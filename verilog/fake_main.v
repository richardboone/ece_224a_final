==> flow/design.v <==
`timescale 1ns / 1ps
module fake_main(
    input CLK67MHZ,
    input [39:0] kval,
	input resetPort,
    output upPort,
    output downPort
    );
    wire [63:0] omegaOut;
    assign omegaOut = {24'd0, kval};
    wire [3:0] n, ntemp;
	assign n =  4'b1100 - ntemp;
    wire clk;
    clkDivider getClk(CLK67MHZ, n, clk);
    wire [1:0] sdOut;
	wire [39:0] sd_kin;
	bitShifter bs(CLK67MHZ, omegaOut[39:0], sd_kin, ntemp);
    sigma_delta_twopiece sd2(clk,resetPort,sd_kin,sdOut);
    reg delayOut1;
    reg delayOut2;
    always @ (posedge CLK67MHZ)
    begin
        delayOut1 <= sdOut[0];
        delayOut2 <= delayOut1;
    end
    assign upPort = ~ (delayOut2 & delayOut1);
    assign downPort = ~ (delayOut2 | delayOut1);   
endmodule
module bitShifter(clk, inval, outval, outdivider);
input clk;
input [39:0] inval;
output reg [39:0] outval;
output reg [3:0] outdivider;
localparam bitmask = 12'hfff;
reg [39:0] previnval, internal_reg;
reg [3:0] countshift;
reg enable, inreg;
wire  finished;
assign finished = |(internal_reg[39:28] & bitmask);  
always@(posedge clk)
begin
	previnval <= inval;
	if (previnval != inval)
	begin
		enable <= 1;
		inreg <= 1;
		countshift <= 0;
	end
	else if (enable)
	begin
		inreg <= 0;
		if (!inreg && finished)
		begin
			countshift <= countshift + 1;
		end
	end
	else if (finished == 1'b0)
	begin
		enable <= 0;
	end
	if (inreg)
	begin
		internal_reg <= previnval;
	end
	else if (finished)
	begin
		internal_reg <= internal_reg >> 1;
	end
	if (!finished)
	begin
		outval <= internal_reg;
		outdivider <= countshift;
	end
end
endmodule
Tool chain data of bitShifter
Tool output for the design above, in the order of the flow.
Lines are those of the file above, counted from 1.
Operators: Yosys type, input widths -> output width; for muxes data width and select width s.
Not given: --
- design top: bitShifter
- clock port: clk
- cell library: sky130hd
- library corner: tt_025C_1v80

Word-level counts
Yosys after proc, flatten, opt, wreduce and memory -nomap, before mapping. Memory bits, and registers merged into a memory's read port (data or address), are not among the register bits. Print and check cells are not counted. Equal cells are merged and count once.
- noted elaborated cells: 17
- noted input bits: 41
- noted flip-flop bits (word level): 130
- eq/ne operators: 1
- muxes and demuxes at 2
- add/subtract/negate cells at 1
- reduce/logical cells at 6
- operator list (operator ; count):
    $mux 40 ; 2
    $ne 40x40->1 ; 1
    $reduce_or 12->1 ; 1
    $add 4x1->4 const B ; 1
    $reduce_and 2->1 ; 1
    $reduce_bool 2->1 ; 1
    $reduce_or 2->1 ; 1
    $logic_and 1x1->1 ; 1
    $logic_not 1->1 ; 1

Longest topological paths
Yosys ltp: most cells in a row. Word level: on the elaborated netlist, between registers, memories and ports. Mapped: between sequential cells and ports; inverters and the memories' decode and read muxes count.
- depth after elaboration: 3
- noted ABC_AREA: 0
- gate-level depth with buffers at 5
- mapped depth without buffers: 5

Synthesis result
Yosys stat after the flow's synthesis: flattened, memories mapped to cells. It holds for the ABC_AREA given above (unset counts as 0); a run with the other value may have another netlist.
The area totals of this step are shown rounded.
- flip-flops at 129
- mapped area: 4500 um2
- cells in the netlist: 247
- cell types (cell ; count ; total area (um2)):
    sky130_fd_sc_hd__edfxtp_1 ; 84 ; 2.52E+03
    sky130_fd_sc_hd__dfxtp_1 ; 45 ; 900.864
    sky130_fd_sc_hd__mux2_2 ; 39 ; 439.171
    sky130_fd_sc_hd__xor2_1 ; 40 ; 350.336
    sky130_fd_sc_hd__nor4_1 ; 16 ; 100.096
    sky130_fd_sc_hd__a2111oi_4 ; 1 ; 27.526
    sky130_fd_sc_hd__xnor2_1 ; 2 ; 17.517
    sky130_fd_sc_hd__buf_1 ; 4 ; 15.014
    sky130_fd_sc_hd__a31oi_1 ; 2 ; 12.512
    sky130_fd_sc_hd__ha_1 ; 1 ; 12.512
    sky130_fd_sc_hd__nand4_1 ; 2 ; 12.512
    sky130_fd_sc_hd__and3_4 ; 1 ; 11.261
    sky130_fd_sc_hd__or4_4 ; 1 ; 11.261
    sky130_fd_sc_hd__mux2i_1 ; 1 ; 10.01
    sky130_fd_sc_hd__o31ai_1 ; 1 ; 7.507
    sky130_fd_sc_hd__or2b_1 ; 1 ; 7.507
    sky130_fd_sc_hd__and2_1 ; 1 ; 6.256
    sky130_fd_sc_hd__nand2b_1 ; 1 ; 6.256
Other cell types: 4; their cells: 4.

Timing after synthesis
Source: OpenSTA report_checks on the synthesized netlist (no wires, ideal clock, input and output delay 20% of the period each), path of least setup slack; recovery checks are left aside. Register names are those of the netlist, which keeps one name where synthesis merged equal registers.
- kind: flip-flop to flip-flop
- start point: register internal_reg[33]
- end point: register internal_reg[0]
- noted buffers on the path: 0
- noted path delay: 2.506 ns
- launch time at the first pin: 0.000 ns
- noted stages: 4
- noted data arrival time: 2.063 ns
- noted setup time: 0.443 ns
- noted path slack: 2.774 ns
- noted period: 5.28 ns
- noted synthesis period reached: 2.506 ns
"path delay" = arrival - input delay + setup time.
"stages": output pins that drive a net of the path, with the launching flip-flop's if there is one; two outputs of one cell count as two.
"synthesis period reached" is the clock period less the worst setup slack; recovery checks do not enter. This is arithmetic on one report: input and output delays are still those of the set period (20% each).
The rows between start and end are the longest chain of elaborated cells between them; the timing report does not say that the signal goes this way. Where chains are equally long, one stands for them.
Each line given opens the expression or statement behind the cell; cells for indexed reads and writes are added by Yosys, which also makes memories of some case tables.
Only ways into the end's enable, where the timed path ends, are counted here.
- cells stage by stage: sky130_fd_sc_hd__edfxtp_1 sky130_fd_sc_hd__nor4_1 sky130_fd_sc_hd__and3_4 sky130_fd_sc_hd__or2b_1
- cells in the longest elaborated chain at 2
- RTL lines, path post-synthesis (item ; line ; text):
    from (decl) ; 35 ; reg [39:0] previnval, internal_reg;
    from (assign) ; 63 ; internal_reg <= previnval;
    from (assign) ; 67 ; internal_reg <= internal_reg >> 1;
    $reduce_or 12->1 ; 39 ; assign finished = |(internal_reg[39:28] & bitmask);
    $reduce_bool 2->1 ; -- ;
    to (assign) ; 63 ;
    to (assign) ; 67 ;
    to (decl) ; 35 ;

Path in the finished layout
From the final timing report of job 1: the path of least setup slack in the routed layout; clock arrival at registers is part of the times.
- kind: flip-flop to flip-flop
- start point: register internal_reg[33]
- end point: register internal_reg[6]
- noted setup time: 0.27 ns
- noted period: 4.87 ns
- noted stages: 5
- launch time at the first pin: 0.49 ns
- noted path slack: 2.05 ns
- noted buffers on the path: 1
- noted data arrival time: 3.04 ns
The rows between start and end are the longest chain of elaborated cells between them; the timing report does not say that the signal goes this way. Where chains are equally long, one stands for them.
Only ways into the end's enable, where the timed path ends, are counted here.
- cells stage by stage: sky130_fd_sc_hd__edfxtp_1 sky130_fd_sc_hd__nor4_1 sky130_fd_sc_hd__and3_4 sky130_fd_sc_hd__or2b_1 sky130_fd_sc_hd__buf_4
- cells in the longest elaborated chain at 2
- RTL lines, path after layout (item ; line ; text):
    from (decl) ; 35 ; reg [39:0] previnval, internal_reg;
    from (assign) ; 63 ; internal_reg <= previnval;
    from (assign) ; 67 ; internal_reg <= internal_reg >> 1;
    $reduce_or 12->1 ; 39 ; assign finished = |(internal_reg[39:28] & bitmask);
    $reduce_bool 2->1 ; -- ;
    to (assign) ; 63 ;
    to (assign) ; 67 ;
    to (decl) ; 35 ;

Ticket comment

Measured data: module bitShifter, platform sky130hd, 2 stored runs of the flow under differing settings, order arbitrary. Input and output delays are each 20% of the period that was set; the output load is 0.01 pF.
"achieved period": clock period set for the run, less the worst setup slack. It is reckoned from that one timing run; input and output delays stay at 20% of the period that was set.
"allowed time less slack (worst setup path)" means the part of the period allowed to the worst setup path (the constraints hold back 20% at inputs and 20% at outputs) less its slack; where the path has registers, the arrival times of their clocks count too.
"total power after layout" rests on the timing tool's default activity at the inputs, not on a simulated workload.
Results are given in rounded form.

Job 1
Settings were period_ns = 4.87; CORE_UTILIZATION = 40; SETUP_SLACK_MARGIN = 0.04; CELL_PAD_IN_SITES_GLOBAL_PLACEMENT = 0; CELL_PAD_IN_SITES_DETAIL_PLACEMENT = 0; GPL_ROUTABILITY_DRIVEN = 0; CTS_CLUSTER_DIAMETER = 366; CAP_MARGIN = 25; SLEW_MARGIN = 10; MAX_ROUTING_LAYER = met5; CORE_MARGIN = 2
- Yosys chip area after synthesis at 4,500 um2
- die size: 12,000 um2
- noted the standard-cell area after layout: 6,100 um2
- post-layout utilization at 0.56
- smallest setup slack: 2.0 ns
- setup total negative slack at 0.000 ns
- post-route worst hold slack: 0.43 ns
- total power after layout at 2,600 uW
- noted the achieved period: 2.824 ns
- allowed time less slack (worst setup path): 2.82 ns
- worst setup path kind: flip-flop to flip-flop

Job 2
Settings were period_ns = 3.06; SETUP_SLACK_MARGIN = 0.01; CAP_MARGIN = 20; CORE_MARGIN = 2; CORE_UTILIZATION = 40; SLEW_MARGIN = 20
- Yosys chip area after synthesis at 4,500 um2
- die size: 12,000 um2
- noted the standard-cell area after layout: 6,100 um2
- post-layout utilization at 0.56
- smallest setup slack: 0.70 ns
- setup total negative slack at 0.000 ns
- post-route worst hold slack: 0.42 ns
- total power after layout at 3,900 uW
- noted the achieved period: 2.357 ns
- allowed time less slack (worst setup path): 2.36 ns
- worst setup path kind: flip-flop to flip-flop
