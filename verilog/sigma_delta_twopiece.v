==> flow/design.v <==
module capped_adder #(parameter BITWIDTH=32) (a, b, out);
	localparam smallBW = BITWIDTH-1;
	input [BITWIDTH-1:0] a, b;
	output [BITWIDTH-1:0] out;
	wire [BITWIDTH:0] tempsum;
	wire overflow;
	wire signcheck;
	assign signcheck = !(a[BITWIDTH-1] ^ b[BITWIDTH-1]);
	assign tempsum = a + b;
	assign overflow = tempsum[BITWIDTH] ^ tempsum[BITWIDTH-1];
	assign out = (!(overflow&signcheck)) ? tempsum[BITWIDTH-1:0] : ((a[BITWIDTH-1]) ? {1'b1, {smallBW{1'b0}} } :{1'b0, {smallBW{1'b1}}});
endmodule
module sd2 #(parameter BW = 12, parameter RESETVAL = 0) (clk, reset, sd_in, bs_out);
input clk, reset;
input signed [BW-1:0] sd_in;     
output bs_out;                   
wire signed [BW-1:0] feedback;   
reg signed [BW+1:0] sd_reg1;
reg signed [BW+1:0] sd_reg2;
initial begin 
sd_reg1 = 0;
sd_reg2 = 0;
end
assign bs_out = sd_reg1[BW+1] ? 0 : 1;
assign feedback = sd_reg1[BW+1] ? -(2**(BW-1)) : (2**(BW-1) - 1);
always@(posedge clk) begin
	sd_reg1 <= (reset) ? RESETVAL : sd_reg1 + sd_reg2 + sd_in - (feedback <<< 1);
	sd_reg2 <= (reset) ? RESETVAL : sd_reg2 + sd_in - feedback;
end
endmodule
module sd_two_piece #(parameter BITWIDTH = 40, parameter RESETVAL = 0) (clk, reset, kin1, kin2, muxin1, sd_out);
input clk, reset;
input [BITWIDTH-1:0] kin1, kin2;
input muxin1;
output sd_out;
	wire [BITWIDTH-1:0] muxout1, muxout3;
	wire [BITWIDTH-1:0] intermediate_builder;
	wire [BITWIDTH-1:0] small_feedback_sum, mid_feedback_sum;
	wire [BITWIDTH-1:0] gained;
	reg signed [BITWIDTH-1:0] feedback;
	assign muxout1 = muxin1 ? kin2 : kin1;
	assign muxout3 = sd_out ?  40'h0000010000: 40'hffffff0000;
	assign intermediate_builder = muxout1; 
	capped_adder #(.BITWIDTH(BITWIDTH)) add_1 (intermediate_builder, muxout3, small_feedback_sum);
	capped_adder #(.BITWIDTH(BITWIDTH)) add_2 (small_feedback_sum, feedback, mid_feedback_sum);
	always@(posedge clk)
	begin
		feedback <= (reset) ? RESETVAL : mid_feedback_sum;
	end
	assign gained = feedback;
	sd2 # (.RESETVAL(0),
	.BW(12))
	sd_one(
	.clk(clk),
	.reset(reset),
	.sd_in(gained[BITWIDTH-1 -: 12]),
	.bs_out(sd_out));
endmodule
module sigma_delta_twopiece #(parameter FSIG = 1000, BITWIDTH = 40)(clk, reset, kin, sd_out);
localparam BW_TOP = 12;
input clk, reset;
input [BITWIDTH-13:0] kin;
output [1:0] sd_out;
wire [BITWIDTH-1:0] kpos, kneg;
wire [BITWIDTH-1:0] temp_kin;
assign temp_kin = {{BW_TOP{1'b0}}, kin};
assign kpos = (reset) ? 0 : temp_kin;
assign kneg = (reset) ? 0 : -temp_kin;
	sd_two_piece #(.BITWIDTH(BITWIDTH),
		.RESETVAL(40'h7fffffffff))
	piece_0 (
		.clk(clk),
		.reset(reset),
		.kin1(kneg),
		.kin2(kpos),
		.muxin1(sd_out[1]),
		.sd_out(sd_out[0]));
	sd_two_piece #(.BITWIDTH(BITWIDTH),
		.RESETVAL(40'h0000000000))
	piece_1 (
		.clk(clk),
		.reset(reset),
		.kin1(kpos),
		.kin2(kneg),
		.muxin1(sd_out[0]),
		.sd_out(sd_out[1]));
endmodule
-- Step by step through the tools: sigma_delta_twopiece
What the tools print for sigma_delta_twopiece, step after step.
Line numbers count from 1 in the design file above.
Operators: Yosys type, input widths -> output width; for muxes data width and select width s.
The mark -- stands for no value.
- design top: sigma_delta_twopiece
- clock input: clk
- cell library: sky130hd
- library corner: tt_025C_1v80

-- Elaborated design
Counts by Yosys on the flattened word-level netlist (proc, flatten, opt, wreduce; memories kept). Register bits leave out memories and registers merged into their read ports (data or address); mux counts leave out enables and synchronous resets folded into registers. Print and check cells are left out. Cells with the same type and inputs are merged into one.
- register bits at 136
- memory bits (writable): 0
- memories: 0
- ROM bits: 0
- output and inout port bits at 2
- elaborated cells: 55
- bits of input ports: 30
- latch bits: 0
- noted clocked read ports x word width: 0
- multiply operators: 0
- noted multiplexer cells: 18
- shifts and indexed selects at 0
- reduce/logical cells: 4
- div/mod/pow operators at 0
- eq/ne operators at 0
- bitwise gates (word level) at 12
- noted add/subtract/negate cells: 15
- $lt $le $gt $ge: 0
- operators with widths (cell ; count):
    $mux 40 ; 13
    $add 40x40->41 ; 4
    $add 14x12->14 ; 4
    $neg 28->40 ; 1
    $sub 14x12->14 ; 2
    $sub 14x13->14 ; 2
    $add 14x14->14 ; 2
    $mux 28 ; 1
    $mux 12 ; 2
    $xor 1x1->1 ; 8
    $and 1x1->1 ; 4
    $logic_not 1->1 ; 4
    $mux 1 ; 2

-- Longest topological paths
Longest topological path by Yosys (ltp), each cell counted once; first at word level (registers and memories cut), then after technology mapping (sequential cells cut; the memories' decode and read muxes count).
- depth after elaboration at 11
- ABC_AREA: 1
- depth in mapped cells at 47
- gate-level depth less buffers: 45

-- Mapped cells and area
The flow's flattened synthesis, as Yosys stat reports it; memories are mapped. The netlist is that of the ABC_AREA named above (0 if unset); the other value can give another one.
- cells by type (cell ; count ; total area (um2)):
    sky130_fd_sc_hd__dfxtp_1 ; 136 ; 2.72E+03
    sky130_fd_sc_hd__ha_1 ; 181 ; 2.26E+03
    sky130_fd_sc_hd__nand2_1 ; 469 ; 1.76E+03
    sky130_fd_sc_hd__fa_1 ; 80 ; 1.6E+03
    sky130_fd_sc_hd__a21oi_1 ; 302 ; 1511.45
    sky130_fd_sc_hd__inv_1 ; 377 ; 1.42E+03
    sky130_fd_sc_hd__o21ai_0 ; 227 ; 1136.09
    sky130_fd_sc_hd__nor2_1 ; 276 ; 1.04E+03
    sky130_fd_sc_hd__xor2_1 ; 71 ; 621.846
    sky130_fd_sc_hd__nand3_1 ; 106 ; 530.509
    sky130_fd_sc_hd__xnor2_1 ; 46 ; 402.886
    sky130_fd_sc_hd__o21ai_1 ; 39 ; 195.187
    sky130_fd_sc_hd__a31oi_1 ; 30 ; 187.68
    sky130_fd_sc_hd__o21bai_1 ; 22 ; 165.158
    sky130_fd_sc_hd__o21a_1 ; 20 ; 150.144
    sky130_fd_sc_hd__nor3_1 ; 25 ; 125.12
    sky130_fd_sc_hd__nand4_1 ; 19 ; 118.864
    sky130_fd_sc_hd__a21o_1 ; 15 ; 112.608
Not listed: further types 31, cells in them 193.
- noted mapped area: 17418.0 um2
- area of sequential cells at 2722.6 um2
- mapped cells: 2634
- buffer cells at 69
- flip-flops: 136

-- Path before layout
Path of least setup slack by OpenSTA after synthesis, without wires, with an ideal clock, recovery checks aside; 20% of the period is set as input and as output delay. Where synthesis merged equal registers, the netlist keeps one of their names.
- path kind: input to register
- from: input port kin[0]
- to: register piece_1.feedback[27]
- setup slack at 3330 ps
- setup time at 141 ps
- noted launch time at the first pin: 2260 ps
- noted driving pins on the path: 39
- noted clock period: 11300 ps
- noted arrival: 7829 ps
- path delay at 5710 ps
- required time: 11159 ps
- path buffers: 4
- noted external input delay: 2260 ps
- synthesis period reached: 7970 ps
"path delay" = arrival - input delay + setup time.
"driving pins on the path" counts driving pins, that of a launching flip-flop among them; a cell with two outputs on the path counts twice.
"synthesis period reached" = period - worst setup slack (recovery checks aside). The figure is calculated, with input and output delays left at 20% of the set period.
The rows between start and end are the longest chain of elaborated cells between them; the timing report does not say that the signal goes this way. Where chains are equally long, one stands for them.
A line is the first line of the expression or statement that the cell stems from. Yosys adds cells for indexed reads and writes and turns some case tables into memories.
- cells stage by stage: sky130_fd_sc_hd__inv_1 sky130_fd_sc_hd__ha_1 sky130_fd_sc_hd__inv_1 sky130_fd_sc_hd__nor4_1 sky130_fd_sc_hd__nand3_1 sky130_fd_sc_hd__nor2_1 sky130_fd_sc_hd__nor2_1 sky130_fd_sc_hd__nor2_1 sky130_fd_sc_hd__buf_2 sky130_fd_sc_hd__nor2_1 sky130_fd_sc_hd__ha_1 sky130_fd_sc_hd__nand2_1 sky130_fd_sc_hd__nor3_1 sky130_fd_sc_hd__nand2_1 sky130_fd_sc_hd__nor4_1 sky130_fd_sc_hd__nand2_4 sky130_fd_sc_hd__nand3_2 sky130_fd_sc_hd__nand3_4 [... 3 more ...] sky130_fd_sc_hd__inv_1 sky130_fd_sc_hd__ha_1 sky130_fd_sc_hd__inv_1 sky130_fd_sc_hd__fa_1 sky130_fd_sc_hd__inv_1 sky130_fd_sc_hd__nand3_1 sky130_fd_sc_hd__nand2_1 sky130_fd_sc_hd__a21oi_1 sky130_fd_sc_hd__o21ai_1 sky130_fd_sc_hd__nand3_1 sky130_fd_sc_hd__nand3_1 sky130_fd_sc_hd__o21ai_2 sky130_fd_sc_hd__nor2_2 sky130_fd_sc_hd__inv_2 sky130_fd_sc_hd__buf_4 sky130_fd_sc_hd__buf_2 sky130_fd_sc_hd__nand2_1 sky130_fd_sc_hd__a21oi_1
- noted length of the longest elaborated chain: 11
- noted elaborated cells on any way between the ends: 18
- RTL lines with such cells at 7
- classes of those cells: add/sub: 3; mux: 7; logic: 6; reduce/logical: 2
- RTL lines, path after synthesis (item ; RTL line ; RTL):
    from (decl) ; 62 ; input [BITWIDTH-13:0] kin;
    $neg 28->40 ; 68 ; assign kneg = (reset) ? 0 : -temp_kin;
    $mux 40 ; 68 ;
    $mux 40 ; 41 ; assign muxout1 = muxin1 ? kin2 : kin1;
    $add 40x40->41 ; 9 ; assign tempsum = a + b;
    $xor 1x1->1 ; 10 ; assign overflow = tempsum[BITWIDTH] ^ tempsum[BITWIDTH-1];
    $and 1x1->1 ; 11 ; assign out = (!(overflow&signcheck)) ? tempsum[BITWIDTH-1:0] : ((a[BITWIDTH-1]) ? {1'b1, {smallBW{1'b0}} } :{1 ...
    $mux 40 ; 11 ;
    $add 40x40->41 ; 9 ;
    $xor 1x1->1 ; 10 ;
    $and 1x1->1 ; 11 ;
    $mux 40 ; 11 ;
    to (assign) ; 48 ; feedback <= (reset) ? RESETVAL : mid_feedback_sum;
    to (decl) ; 40 ; reg signed [BITWIDTH-1:0] feedback;

-- Worst path after layout
From the final timing report of flow run 2: the path of least setup slack in the routed layout; clock arrival at registers is part of the times.
The path's times are printed in steps of 10 ps; the period is the one set.
- path kind: input to register
- from: input port kin[0]
- to: register piece_1.feedback[31]
- setup slack at 2020 ps
- noted external input delay: 1810 ps
- required time: 9480 ps
- noted clock period: 9060 ps
- setup time at 70 ps
- path buffers: 7
- noted arrival: 7460 ps
- noted driving pins on the path: 39
- noted launch time at the first pin: 1810 ps
The rows between start and end are the longest chain of elaborated cells between them; the timing report does not say that the signal goes this way. Where chains are equally long, one stands for them.
- cells stage by stage: sky130_fd_sc_hd__buf_12 sky130_fd_sc_hd__inv_12 sky130_fd_sc_hd__nand4_1 sky130_fd_sc_hd__nor2_1 sky130_fd_sc_hd__inv_1 sky130_fd_sc_hd__nor2_2 sky130_fd_sc_hd__nand4_1 sky130_fd_sc_hd__nor2_4 sky130_fd_sc_hd__nand4_1 sky130_fd_sc_hd__nand2_4 sky130_fd_sc_hd__buf_4 sky130_fd_sc_hd__buf_4 sky130_fd_sc_hd__nor2_4 sky130_fd_sc_hd__ha_4 sky130_fd_sc_hd__inv_1 sky130_fd_sc_hd__nor3_4 sky130_fd_sc_hd__nand2_2 sky130_fd_sc_hd__nor4_4 [... 3 more ...] sky130_fd_sc_hd__nand3_4 sky130_fd_sc_hd__buf_12 sky130_fd_sc_hd__inv_12 sky130_fd_sc_hd__o21ai_2 sky130_fd_sc_hd__inv_2 sky130_fd_sc_hd__ha_4 sky130_fd_sc_hd__a21o_1 sky130_fd_sc_hd__a21oi_2 sky130_fd_sc_hd__buf_4 sky130_fd_sc_hd__buf_4 sky130_fd_sc_hd__buf_4 sky130_fd_sc_hd__o21ai_0 sky130_fd_sc_hd__a21oi_1 sky130_fd_sc_hd__o21ai_1 sky130_fd_sc_hd__a21oi_1 sky130_fd_sc_hd__xnor2_1 sky130_fd_sc_hd__nand2_1 sky130_fd_sc_hd__a21oi_1
- noted length of the longest elaborated chain: 11
- noted elaborated cells on any way between the ends: 18
- RTL lines with such cells at 7
- classes of those cells: add/sub: 3; mux: 7; logic: 6; reduce/logical: 2
- RTL lines, path after layout (item ; RTL line ; RTL):
    from (decl) ; 62 ; input [BITWIDTH-13:0] kin;
    $neg 28->40 ; 68 ; assign kneg = (reset) ? 0 : -temp_kin;
    $mux 40 ; 68 ;
    $mux 40 ; 41 ; assign muxout1 = muxin1 ? kin2 : kin1;
    $add 40x40->41 ; 9 ; assign tempsum = a + b;
    $xor 1x1->1 ; 10 ; assign overflow = tempsum[BITWIDTH] ^ tempsum[BITWIDTH-1];
    $and 1x1->1 ; 11 ; assign out = (!(overflow&signcheck)) ? tempsum[BITWIDTH-1:0] : ((a[BITWIDTH-1]) ? {1'b1, {smallBW{1'b0}} } :{1 ...
    $mux 40 ; 11 ;
    $add 40x40->41 ; 9 ;
    $xor 1x1->1 ; 10 ;
    $and 1x1->1 ; 11 ;
    $mux 40 ; 11 ;
    to (assign) ; 48 ; feedback <= (reset) ? RESETVAL : mid_feedback_sum;
    to (decl) ; 40 ; reg signed [BITWIDTH-1:0] feedback;

Measured data: module sigma_delta_twopiece, platform sky130hd, 2 stored runs of the flow under differing settings, order arbitrary. Input and output delays are each 20% of the period that was set; the output load is 0.01 pF.
"period achieved" = clock period - worst setup slack. The figure is calculated, with input and output delays left at 20% of the set period.
"time on the worst setup path" is the time allowed to the run's worst setup path (the clock period less input and output delay, where it has them) less its slack. Clock arrival times count: a late capture clock shortens it, a late launch clock lengthens it.
"time on the worst setup path" is known to 10 ps.

Flow run 1

==> flow/run.sh <==
#!/bin/bash
# the make line also repeats the synthesis and layout settings of config.mk as NAME=value (left out here)
make -C /OpenROAD-flow-scripts/flow DESIGN_CONFIG=/design/flow/config.mk WORK_HOME=/design/flow/orfs CLKGATE_MAP_FILE= finish
==> flow/config.mk <==
export PLATFORM = sky130hd
export DESIGN_NAME = sigma_delta_twopiece
export DESIGN_NICKNAME = sigma_delta_twopiece
export VERILOG_FILES = /design/flow/design.v
export SDC_FILE = /design/flow/constraint.sdc
export NUM_CORES = 4
export LEC_CHECK = 0
export CAP_MARGIN = 20
export CELL_PAD_IN_SITES_DETAIL_PLACEMENT = 2
export CORE_MARGIN = 2
export CORE_UTILIZATION = 52
export CTS_CLUSTER_DIAMETER = 120
export HOLD_SLACK_MARGIN = -0.0
export MIN_ROUTING_LAYER = met1
export PLACE_DENSITY = 0.48
export SLEW_MARGIN = 20
==> flow/constraint.sdc <==
create_clock -name core_clock -period 15.0 [get_ports {clk}]
set_input_delay 3.0000 -clock core_clock [delete_from_list [all_inputs] [get_ports {clk}]]
set_output_delay 3.0000 -clock core_clock [all_outputs]
set_load 0.01 [all_outputs]

Flow run 1: incomplete, placement halted on DPL-0033.

Flow run 2

==> flow/run.sh <==
#!/bin/bash
# the make line also repeats the synthesis and layout settings of config.mk as NAME=value (left out here)
make -C /OpenROAD-flow-scripts/flow DESIGN_CONFIG=/design/flow/config.mk WORK_HOME=/design/flow/orfs CLKGATE_MAP_FILE= finish
==> flow/config.mk <==
export PLATFORM = sky130hd
export DESIGN_NAME = sigma_delta_twopiece
export DESIGN_NICKNAME = sigma_delta_twopiece
export VERILOG_FILES = /design/flow/design.v
export SDC_FILE = /design/flow/constraint.sdc
export NUM_CORES = 4
export LEC_CHECK = 0
export ABC_AREA = 1
export CAP_MARGIN = 5
export CORE_MARGIN = 4
export CORE_UTILIZATION = 43
export CTS_CLUSTER_DIAMETER = 256
export PLACE_DENSITY_LB_ADDON = 0.06
export SETUP_SLACK_MARGIN = 2.45
export SLEW_MARGIN = 20
export TNS_END_PERCENT = 60
==> flow/constraint.sdc <==
create_clock -name core_clock -period 9.06 [get_ports {clk}]
set_input_delay 1.8120 -clock core_clock [delete_from_list [all_inputs] [get_ports {clk}]]
set_output_delay 1.8120 -clock core_clock [all_outputs]
set_load 0.01 [all_outputs]

Measured in flow run 2:
- noted the total die area: 43,791.8 um2
- post-synthesis cell area: 17,418.0 um2
- period achieved: 7,037 ps
- post-layout utilization: 60.8 %
- lowest setup slack at 2,023 ps
- noted the post-route setup TNS: 0 ps
- noted the time on the worst setup path: 5,230 ps
- worst setup path kind: input to register
- worst hold slack after layout: 588 ps
- standard-cell area after routing: 24,253.3 um2
