==> flow/design.v <==
module sd2 #(parameter BW = 12, parameter RESETVAL = 0) (clk, reset, sd_in, bs_out);
input clk, reset;
input signed [BW-1:0] sd_in;     
output bs_out;                   
wire signed [BW-1:0] feedback;   
reg signed [BW+1:0] sd_reg1;
reg signed [BW+1:0] sd_reg2;
initial begin 
sd_reg1 = 0;
sd_reg2 = 0;
end
assign bs_out = sd_reg1[BW+1] ? 0 : 1;
assign feedback = sd_reg1[BW+1] ? -(2**(BW-1)) : (2**(BW-1) - 1);
always@(posedge clk) begin
	sd_reg1 <= (reset) ? RESETVAL : sd_reg1 + sd_reg2 + sd_in - (feedback <<< 1);
	sd_reg2 <= (reset) ? RESETVAL : sd_reg2 + sd_in - feedback;
end
endmodule
module sd_piece #(parameter POSTGAIN=2, parameter BITWIDTH = 32, parameter RESETVAL = 0) (clk, reset, kin1, kin2, muxin1, muxin2, sd_out);
input clk, reset;
input [BITWIDTH-1:0] kin1, kin2;
input muxin1, muxin2;
output sd_out;
	wire [BITWIDTH-1:0] muxout1, muxout2;
	wire [BITWIDTH-1:0] intermediate_builder;
	wire [BITWIDTH-1:0] small_feedback_sum;
	wire [BITWIDTH-1:0] capped, gained;
	reg [BITWIDTH-1:0] feedback;
	assign muxout1 = muxin1 ? kin1 : kin2;
	assign muxout2 = muxin2 ? kin2 : kin1;
	assign muxout3 = sd_out ? -16'd1 : 16'd1;
	assign intermediate_builder = muxout1 + muxout2; 
	assign small_feedback_sum = intermediate_builder + muxout3;
	assign mid_feedback_sum = small_feedback_sum + feedback;
	always@(posedge clk)
	begin
		feedback <= (reset) ? 0 : mid_feedback_sum;
	end
	assign gained = feedback << POSTGAIN;
	sd2 # (.RESETVAL(RESETVAL))
	sd_one(
	.clk(clk),
	.reset(reset),
	.sd_in(gained),
	.bs_out(sd_out));
endmodule
module sigma_delta_final_top #(parameter FSIG = 1000, BITWIDTH = 32)(clk, reset, kin, sd_out);
input clk, reset;
input [BITWIDTH-1:0] kin;
output [2:0] sd_out;
wire [BITWIDTH-1:0] kpos, kneg;
assign kpos = (reset) ? 0 : kin;
assign kneg = (reset) ? 0 : -kin;
	sd_piece #(.POSTGAIN(2),
		.BITWIDTH(BITWIDTH),
		.RESETVAL(0))
	piece_0 (
		.clk(clk),
		.reset(reset),
		.kin1(kpos),
		.kin2(kneg),
		.muxin1(sd_out[1]),
		.muxin2(sd_out[2]),
		.sd_out(sd_out[0]));
	sd_piece #(.POSTGAIN(2),
		.BITWIDTH(BITWIDTH),
		.RESETVAL(32'h00ffffff))
	piece_1 (
		.clk(clk),
		.reset(reset),
		.kin1(kpos),
		.kin2(kneg),
		.muxin1(sd_out[0]),
		.muxin2(sd_out[2]),
		.sd_out(sd_out[1]));
	sd_piece #(.POSTGAIN(2),
		.BITWIDTH(BITWIDTH),
		.RESETVAL(32'h000fffff))
	piece_2 (
		.clk(clk),
		.reset(reset),
		.kin1(kpos),
		.kin2(kneg),
		.muxin1(sd_out[1]),
		.muxin2(sd_out[0]),
		.sd_out(sd_out[2]));
endmodule
---- Tool chain data of sigma_delta_final_top ----
What the tools print for sigma_delta_final_top, step after step.
Lines are those of the file above, counted from 1.
Operators: Yosys type, input widths -> output width; for muxes data width and select width s.
A cell with -- has no value.
set-up
  top module .............................. sigma_delta_final_top
  clock port .............................. clk
  standard-cell library ................... sky130hd
  timing corner ........................... tt_025C_1v80

---- After elaboration ----
Yosys after proc, flatten, opt, wreduce and memory -nomap, before mapping. Enables and synchronous resets that opt folds into registers are not counted as muxes. Memory bits, and registers merged into a memory's read port (data or address), are not among the register bits. Print and check cells are not counted. Equal cells are merged and count once.
storage and ports
  register bits ........................... 87
  input bits .............................. 34
  output and inout port bits .............. 3
  elaborated cells ........................ 46
operators by class
  add/sub/neg operators ................... 25
  multiplexer cells ....................... 12
operators by type and width
  kind                 count
  $add 14x3->14        4
  $sub 14x12->14       3
  $sub 14x13->14       3
  $add 14x14->14       3
  $mux 12              3
  $add 14x4->14        2
  $mux 1               9
  $add 1x1->1          6
  $add 1x1->1 const B  3
  $neg 1->1            1

---- Depth ----
Depth = most cells in a row (Yosys ltp): at word level without a register or memory, in the mapped netlist without a sequential cell, where the memories' decode and read muxes count.
logic depth
  depth after elaboration ................. 6
  ABC_AREA ................................ 0
  gate-level depth with buffers ........... 11
  gate-level depth less buffers ........... 11

---- Synthesis result ----
Yosys stat after the flow's synthesis: flattened, memories mapped to cells. It holds for the ABC_AREA given above (unset counts as 0); a run with the other value may have another netlist.
mapped netlist
  mapped cells ............................ 814
  chip area (Yosys) ....................... 7420.9 um2
  sequential part of the area ............. 1741.7 um2
  flip-flop cells ......................... 87
  buffer cells ............................ 12
cells by type
  cell                       count  area in all (um2)
  sky130_fd_sc_hd__dfxtp_1   87     1741.67
  sky130_fd_sc_hd__ha_1      139    1.74E+03
  sky130_fd_sc_hd__fa_1      48     960.922
  sky130_fd_sc_hd__inv_1     130    487.968
  sky130_fd_sc_hd__xnor2_1   36     315.302
  sky130_fd_sc_hd__nor2_1    61     228.97
  sky130_fd_sc_hd__a21o_1    29     217.709
  sky130_fd_sc_hd__o21ai_0   41     205.197
  sky130_fd_sc_hd__xor2_1    23     201.443
  sky130_fd_sc_hd__nand2_1   51     191.434
  sky130_fd_sc_hd__a21oi_1   34     170.163
  sky130_fd_sc_hd__a211oi_1  21     157.651
  sky130_fd_sc_hd__o21a_1    12     90.086
  sky130_fd_sc_hd__or2_2     12     75.072
  sky130_fd_sc_hd__o21bai_1  9      67.565
  sky130_fd_sc_hd__nor2b_1   9      56.304
  sky130_fd_sc_hd__and2_1    6      37.536
  sky130_fd_sc_hd__a221oi_1  4      35.034
Other cell types: 26; their cells: 62.
By module: a second synthesis without flattening, with its own total; a netlist apart from the flattened one above.
unflattened totals
  cell total of the unflattened synthesis .. 1144
  area (unflattened synthesis) ............ 9854.5 um2
Each row is one instance without its submodules.
modules
  module                    times used  cells  area (um2)  sequential area (um2)
  sd2 #(RESETVAL=0)         1           327    2936.6      560.5
  sd2 #(RESETVAL=1048575)   1           321    2862.7      560.5
  sd2 #(RESETVAL=16777215)  1           317    2824.0      560.5
  sigma_delta_final_top     1           158    1039.7      0.0
  sd_piece                  1           7      63.8        20.0
  sd_piece                  1           7      63.8        20.0
  sd_piece                  1           7      63.8        20.0

---- Path before layout ----
OpenSTA on the mapped netlist: ideal clock, no wires. The path of least setup slack (recovery checks aside). Input and output delay are each 20% of the period. Register names are those of the netlist, which keeps one name where synthesis merged equal registers.
timing post-synthesis
  path kind ............................... reg2reg
  start ................................... register piece_1.sd_one.sd_reg1[13]
  end ..................................... register piece_1.sd_one.sd_reg1[13]
  period .................................. 5720 ps
  setup time .............................. 133 ps
  time at the first pin ................... 0 ps
  arrival time ............................ 3779 ps
  data required time ...................... 5587 ps
  slack ................................... 1808 ps
  path delay .............................. 3912 ps
  stages .................................. 12
  buffers on the path ..................... 0
  synthesis period reached ................ 3912 ps
"path delay" is the arrival time less input delay plus setup time.
"stages" counts driving pins, that of a launching flip-flop among them; a cell with two outputs on the path counts twice.
"synthesis period reached" = period - worst setup slack (recovery checks aside). The figure is calculated, with input and output delays left at 20% of the set period.
Between the ends stands the longest chain of elaborated cells between them, by number of cells; it is not shown to be the way that was timed. Of several equally long chains one is given.
Each line given opens the expression or statement behind the cell; cells for indexed reads and writes are added by Yosys, which also makes memories of some case tables.
between the ends, post-synthesis
  path through ............................ sky130_fd_sc_hd__dfxtp_1 sky130_fd_sc_hd__inv_1 sky130_fd_sc_hd__fa_1 sky130_fd_sc_hd__fa_1 sky130_fd_sc_hd__inv_1 sky130_fd_sc_hd__fa_1 sky130_fd_sc_hd__a211oi_1 sky130_fd_sc_hd__o21a_1 sky130_fd_sc_hd__o31ai_1 sky130_fd_sc_hd__a21oi_1 sky130_fd_sc_hd__a211o_1 sky130_fd_sc_hd__nand3_1
  length of the longest elaborated chain .. 3
  elaborated cells between the ends (all ways) .. 4
  RTL lines with such cells ............... 2
  those cells by class .................... 3 x add/sub; 1 x mux
RTL lines, path post-synthesis
  element             RTL line  RTL
  start: declaration  6         reg signed [BW+1:0] sd_reg1;
  start: assignment   15        sd_reg1 <= (reset) ? RESETVAL : sd_reg1 + sd_reg2 + sd_in - (feedback <<< 1);
  $add 14x14->14      15
  $add 14x3->14       15
  $sub 14x13->14      15
  end: assignment     15
  end: declaration    6
Nets of the timed path that keep an RTL name, with a line that drives or declares them; the list need not be complete.
nets with RTL names, path post-synthesis
  signal          RTL line  RTL
  piece_0.muxin1  12        assign bs_out = sd_reg1[BW+1] ? 0 : 1;

---- Path in the finished layout ----
From the final timing report of flow run A: the path of least setup slack in the routed layout; clock arrival at registers is part of the times.
The report prints the path's times to 10 ps; the period is as set.
timing after layout
  path kind ............................... reg2reg
  start ................................... register piece_1.sd_one.sd_reg1[13]
  end ..................................... register piece_1.sd_one.sd_reg1[13]
  period .................................. 4270 ps
  setup time .............................. 160 ps
  time at the first pin ................... 340 ps
  arrival time ............................ 3700 ps
  data required time ...................... 4440 ps
  slack ................................... 750 ps
  stages .................................. 12
  buffers on the path ..................... 0
Between the ends stands the longest chain of elaborated cells between them, by number of cells; it is not shown to be the way that was timed. Of several equally long chains one is given.
between the ends, after layout
  path through ............................ sky130_fd_sc_hd__dfxtp_1 sky130_fd_sc_hd__inv_1 sky130_fd_sc_hd__fa_1 sky130_fd_sc_hd__fa_1 sky130_fd_sc_hd__inv_1 sky130_fd_sc_hd__fa_1 sky130_fd_sc_hd__a211oi_1 sky130_fd_sc_hd__o21a_1 sky130_fd_sc_hd__o31ai_1 sky130_fd_sc_hd__a21oi_1 sky130_fd_sc_hd__a211o_1 sky130_fd_sc_hd__nand3_1
  length of the longest elaborated chain .. 3
  elaborated cells between the ends (all ways) .. 4
  RTL lines with such cells ............... 2
  those cells by class .................... 3 x add/sub; 1 x mux
RTL lines, path after layout
  element             RTL line  RTL
  start: declaration  6         reg signed [BW+1:0] sd_reg1;
  start: assignment   15        sd_reg1 <= (reset) ? RESETVAL : sd_reg1 + sd_reg2 + sd_in - (feedback <<< 1);
  $add 14x14->14      15
  $add 14x3->14       15
  $sub 14x13->14      15
  end: assignment     15
  end: declaration    6

Appendix: measured runs

Flow measurements of sigma_delta_final_top on sky130hd: 2 stored runs with different settings, listed in no order. Input and output delays are each 20% of the period that was set; the output load is 0.01 pF.
"period achieved": clock period set for the run, less the worst setup slack. It is reckoned from that one timing run; input and output delays stay at 20% of the period that was set.
"worst setup path time" = time allowed to the worst setup path (clock period - input delay - output delay, where it has them) - its slack; a late launch clock adds to it, a late capture clock takes from it.
"worst setup path time" is known to 10 ps.

---- flow run A ----
settings
  period_ns = 4.27
  SETUP_SLACK_MARGIN = -0.07
  CAP_MARGIN = 20
  CORE_MARGIN = 2
  CORE_UTILIZATION = 40
  SLEW_MARGIN = 20
results
  worst setup slack after layout .......... 745 ps
  cell area after synthesis ............... 7420.9 um2
  sum of negative setup slack ............. 0 ps
  area inside the die boundary ............ 19657.4 um2
  period achieved ......................... 3525 ps
  final design utilization ................ 0.444
  worst setup path time ................... 3520 ps
  worst setup path type ................... reg2reg

---- flow run B ----
settings
  period_ns = 5.49
  CORE_UTILIZATION = 53
  PLACE_DENSITY_LB_ADDON = 0.18
  CORE_ASPECT_RATIO = 1.37
  CELL_PAD_IN_SITES_DETAIL_PLACEMENT = 0
  GPL_TIMING_DRIVEN = 0
  GPL_ROUTABILITY_DRIVEN = 0
  CAP_MARGIN = 20
  SLEW_MARGIN = 0
  CORE_MARGIN = 2
results
  worst setup slack after layout .......... 928 ps
  cell area after synthesis ............... 7420.9 um2
  sum of negative setup slack ............. 0 ps
  area inside the die boundary ............ 14976.0 um2
  period achieved ......................... 4562 ps
  final design utilization ................ 0.586
  worst setup path time ................... 4560 ps
  worst setup path type ................... reg2reg
